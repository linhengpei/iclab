==> flow/design.v <==
module CLK_1_MODULE (
           clk,
           rst_n,
           in_valid,
           seed_in,
           out_idle,
           out_valid,
           seed_out,
           clk1_handshake_flag1,
           clk1_handshake_flag2,
           clk1_handshake_flag3,
           clk1_handshake_flag4
       );
input clk;
input rst_n;
input in_valid;
input [31:0] seed_in;
input out_idle;  
output reg out_valid;
output reg [31:0] seed_out;  
output reg clk1_handshake_flag1;
output reg clk1_handshake_flag2;
input      clk1_handshake_flag3;
input      clk1_handshake_flag4;
reg  [2:0] state;
reg [31:0] seed_temp;
always@(posedge clk or negedge rst_n) begin
    if(!rst_n) begin
        state <= 0;
        out_valid <= 0 ;
        seed_out <= 0;
    end
    else begin
        case(state)
            0: begin
                if(in_valid) begin
                    seed_temp <= seed_in;
                    state <= 1;
                end
            end
            1: begin
                if(out_idle == 0) begin
                    out_valid <= 1;          
                    seed_out <= seed_temp;
                end
                else begin
                    out_valid <= 0;    
                    seed_out <= 0;
                    state <= 0;
                end
            end
        endcase
    end
end
endmodule
    module CLK_2_MODULE (
        clk,
        rst_n,
        in_valid,
        fifo_full,
        seed,
        out_valid,
        rand_num,
        busy,
        handshake_clk2_flag1,
        handshake_clk2_flag2,
        handshake_clk2_flag3,
        handshake_clk2_flag4,
        clk2_fifo_flag1,
        clk2_fifo_flag2,
        clk2_fifo_flag3,
        clk2_fifo_flag4
    );
input clk;
input rst_n;
input in_valid;
input fifo_full;
input [31:0] seed;
output reg  out_valid;
output reg [31:0] rand_num;
output reg busy;
input handshake_clk2_flag1;
input handshake_clk2_flag2;
output reg handshake_clk2_flag3;
output reg handshake_clk2_flag4;
output clk2_fifo_flag1;
output clk2_fifo_flag2;
input clk2_fifo_flag3;  
input clk2_fifo_flag4;
reg [2:0] state;
reg [8:0] clk2_cnt;
reg [31:0]last_data;
reg [31:0]last_data2;
reg [31:0]seed_temp;
reg [31:0]next_data;
always@(*) begin
    next_data = seed_temp;
    next_data = next_data ^ (next_data << 13);
    next_data = next_data ^ (next_data >> 17);
    next_data = next_data ^ (next_data <<  5);
end
reg even_full;
always@(posedge clk or negedge rst_n) begin
    if(!rst_n) begin
        state <= 0;
        clk2_cnt <= 0 ;
        out_valid <= 0 ;
        rand_num  <= 0;
        busy <= 0;
        seed_temp <= 0;
        last_data <= 0;
        last_data2 <= 0;
        even_full <= 0;
    end
    else begin
        case(state)
            0: begin
                even_full <= 0;
                clk2_cnt <= 0;
                if(in_valid == 1) begin  
                    seed_temp <= seed ;
                    busy <= 1 ;
                    state <= 1;
                end
            end
            1: begin
                busy <= 0 ;
                state <= 2;
            end
            2: begin  
                if(clk2_fifo_flag3 == 0) begin
                    out_valid <= 1;
                    rand_num <= next_data;
                    seed_temp <= next_data;
                    last_data <= rand_num;
                    last_data2 <= last_data ;
                    clk2_cnt <= clk2_cnt + 1 ;
                    if(clk2_cnt == 256) begin 
                        if( even_full == 0) begin
                            state <= 6;
                            out_valid <= 0 ;
                        end
                        else begin
                            state <= 4;
                            rand_num <=  seed_temp ;
                        end
                    end
                end
                else begin  
                    seed_temp <= last_data2;
                    even_full <= 1;
                    out_valid <= 0;
                    rand_num <=  last_data2;
                    state <= 3;
                end
            end
            3: begin
                if(clk2_fifo_flag3 == 0) begin
                    state <= 2;
                    clk2_cnt <= clk2_cnt - 2 ;
                end
            end
            4: begin
                state <= 5;
            end
            5: begin
                if(clk2_fifo_flag3 == 0)
                    state <= 6;
            end
            6: begin
                if(clk2_fifo_flag3 == 0) begin
                    state <= 0;
                    out_valid <= 0 ;
                end
                clk2_cnt <= 0 ;
                rand_num  <= 0;
                busy <= 0;
                seed_temp <= 0;
            end
        endcase
    end
end
endmodule
    module CLK_3_MODULE (
        clk,
        rst_n,
        fifo_empty,
        fifo_rdata,
        fifo_rinc,
        out_valid,
        rand_num,
        fifo_clk3_flag1,
        fifo_clk3_flag2,
        fifo_clk3_flag3,
        fifo_clk3_flag4
    );
input clk;
input rst_n;
input fifo_empty;
input [31:0] fifo_rdata;
output reg fifo_rinc;
output reg out_valid;
output reg [31:0] rand_num;
output fifo_clk3_flag1;
output fifo_clk3_flag2;
input fifo_clk3_flag3;
input fifo_clk3_flag4;
reg [2:0] state;
reg [8:0] out_cnt;
always@(posedge clk or negedge rst_n) begin
    if(!rst_n) begin
        out_cnt <= 0;
        state <= 0;
        fifo_rinc <= 0 ;
        out_valid <= 0 ;
        rand_num  <= 0 ;
    end
    else begin
        case(state)
            0: begin
                if(fifo_clk3_flag3 == 0) begin
                    fifo_rinc <= 1;
                    state <= 1;
                end
            end
            1: begin
                state <= 2;
            end  
            2: begin
                out_cnt <=  out_cnt + 1;
                fifo_rinc <= 1;
                out_valid <= 1;
                rand_num <= fifo_rdata;
                if(out_cnt == 256) begin
                    state <= 3;
                    out_valid <= 0;
                    rand_num <= 0;
                end
            end
            3: begin
                state <= 0;
                out_cnt <= 0;
                fifo_rinc <= 0 ;
                out_valid <= 0 ;
                rand_num  <= 0 ;
            end
        endcase
    end
end
endmodule
Reports on CLK_1_MODULE. The steps from the RTL of CLK_1_MODULE to its reports follow in flow order. Lines are those of the file above, counted from 1. Library cell names are shortened. Not given: -

Design top: CLK_1_MODULE. Clock port: clk. Cell library: sky130hd. Timing corner: tt_025C_1v80.

Word-level counts. Counts by Yosys on the flattened word-level netlist (proc, flatten, opt, wreduce; memories kept). Register bits leave out memories and registers merged into their read ports (data or address). Print and check cells are left out. Cells with the same type and inputs are merged into one.

The figure for eq/ne operators is 3. Multiplexer cells: 5. The figure for reduce/logical cells is 4.

Operators with widths (count): 2-to-1 mux 32 bit (1); AND reduction 3 bit (2); case mux 3 bit (select 2 bit) (1); 2-to-1 mux 3 bit (2); != test 2 bit (second input constant) (2); equality test 3 x 1 -> 1 bit (second input constant) (1); logical NOT 3 bit (1); nonzero test 2 bit (1); 2-to-1 mux 1 bit (1).

Under bits in registers stands 68. The entry for output and inout bits reads 35. For elaborated cells the number is 16.

Logic depth. Depth = most cells in a row (Yosys ltp): at word level without a register or memory, in the mapped netlist without a sequential cell, where the memories' decode and read muxes count.

The entry for word-level depth reads 3. Under ABC_AREA stands 0. For mapped depth the number is 4. For gate-level depth less buffers the number is 2.

After synthesis. Source: synth_stat.txt of the flow (Yosys; design flattened, memories mapped). It holds for the ABC_AREA given above (unset counts as 0); a run with the other value may have another netlist. The area totals of this step are shown rounded.

For standard cells after synthesis the number is 178. Under mapped area stands 2480 µm². The entry for area of sequential cells reads 1840 µm². Under flip-flop cells stands 67. For buffers the number is 12.

Cells by type: edfxtp_1 (count 32, area in all 960.922 µm²); dfrtp_1 (count 34, area in all 850.816 µm²); nand3b_1 (count 29, area in all 217.709 µm²); o21ai_0 (count 29, area in all 145.139 µm²); inv_1 (count 30, area in all 112.608 µm²); buf_4 (count 4, area in all 30.029 µm²); a22o_1 (count 3, area in all 26.275 µm²); dfstp_2 (count 1, area in all 26.275 µm²); buf_12 (count 1, area in all 20.019 µm²); a21o_1 (count 2, area in all 15.014 µm²); clkbuf_2 (count 3, area in all 15.014 µm²); buf_6 (count 1, area in all 11.261 µm²); and2b_4 (count 1, area in all 10.01 µm²); clkbuf_1 (count 2, area in all 7.507 µm²); and3_1 (count 1, area in all 6.256 µm²); inv_4 (count 1, area in all 6.256 µm²); buf_2 (count 1, area in all 5.005 µm²); o21ai_1 (count 1, area in all 5.005 µm²).

Not listed: further types 2, cells in them 2.

Worst setup path after synthesis. OpenSTA on the mapped netlist: ideal clock, no wires. The path of least setup slack (recovery checks aside). Input and output delay are each 20% of the period. Register names are those of the netlist, which keeps one name where synthesis merged equal registers.

Path kind: register to register. Start point: register state. End point: register seed_temp[0]. Under period stands 2050 ps. Under arrival time stands 1349 ps. The entry for setup slack reads 309 ps. The figure for delay of the path is 1741 ps. Under stages on the path stands 2. For period reached after synthesis the number is 1741 ps.

"delay of the path" = arrival - input delay + setup time. "stages on the path": output pins that drive a net of the path, with the launching flip-flop's if there is one; two outputs of one cell count as two. "period reached after synthesis" is the clock period less the worst setup slack; recovery checks do not enter. This is arithmetic on one report: input and output delays are still those of the set period (20% each). Where an end lacks its bit number, it is one bit of the signal, or one of the new flip-flops if synthesis recoded a state register. A register here has more assigning lines than the two given.

Cells stage by stage: dfstp_2 > and3_1.

RTL lines, path post-synthesis: start, declared (RTL line 25) `reg  [2:0] state;`; start, assigned (RTL line 29) `state <= 0;`; start, assigned (RTL line 38) `state <= 1;`; end, assigned (RTL line 37) `seed_temp <= seed_in;`; end, declared (RTL line 26) `reg [31:0] seed_temp;`.

No chain of elaborated cells between the ends is given.

Worst path after layout. From the final timing report of record 1: the path of least setup slack in the routed layout; clock arrival at registers is part of the times. The path's times are printed in steps of 10 ps; the period is the one set.

Path kind: register to output. Start point: register seed_out[10]. End point: output port seed_out[10]. Under period stands 1760 ps. Output delay: 350 ps. Under arrival time stands 1240 ps. The entry for setup slack reads 170 ps. Under stages on the path stands 2.

A register here has more assigning lines than the two given.

Cells stage by stage: dfrtp_1 > clkdlybuf4s50_1. For length of the longest elaborated chain the number is 0. Under elaborated cells between the ends (all ways) stands 0. For RTL lines with such cells the number is 0.

RTL lines, path post-layout: start, declared (RTL line 20) `output reg [31:0] seed_out;`; start, assigned (RTL line 31) `seed_out <= 0;`; start, assigned (RTL line 44) `seed_out <= seed_temp;`; end, declared (RTL line 20).

Ticket comment

Below are 2 stored runs of the flow (Yosys, OpenROAD; platform sky130hd) on CLK_1_MODULE, each with its settings and what was measured, unordered. Constraints: input delay and output delay 20% of the set period each, output load 0.01 pF. By "period achieved" is meant the clock period of the run minus its worst setup slack. This is arithmetic on one report: input and output delays are still those of the set period (20% each). By "worst setup path time" is meant the share of the clock period that the worst setup path is allowed (20% is reserved at inputs, 20% at outputs), minus its slack. Clock arrival times at its registers enter into it. "total power of the final layout": no workload was simulated; the value follows from the tool's default switching activity. "worst setup path time" is known to 10 ps. Results are given in rounded form.

Record 1 has these settings: period_ns 1.76; CAP_MARGIN 20; CORE_MARGIN 2; CORE_UTILIZATION 40; SLEW_MARGIN 20. The utilization after routing is 58.0 %. The worst setup slack after layout is 169 ps. The measured period achieved is 1591 ps. The total power of the final layout reads 5.08 mW. The post-synthesis cell area comes to 2480 µm². The standard-cell area after layout stands at 3450 µm². The worst setup path time is 1240 ps. Kind of the worst setup path: register to output. The total die area comes to 6840 µm². The setup TNS is 0 ps.

Record 2 has these settings: period_ns 1.99; CORE_UTILIZATION 28; SETUP_SLACK_MARGIN 0.12; CORE_ASPECT_RATIO 0.93; ABC_AREA 1; GPL_ROUTABILITY_DRIVEN 0; CAP_MARGIN 20; CORE_MARGIN 2; SLEW_MARGIN 20. The utilization after routing is 40.1 %. The worst setup slack after layout is 350 ps. The measured period achieved is 1640 ps. The total power of the final layout reads 4.25 mW. The post-synthesis cell area comes to 2430 µm². The standard-cell area after layout stands at 3360 µm². The worst setup path time is 1240 ps. Kind of the worst setup path: register to output. The total die area comes to 9440 µm². The setup TNS is 0 ps.
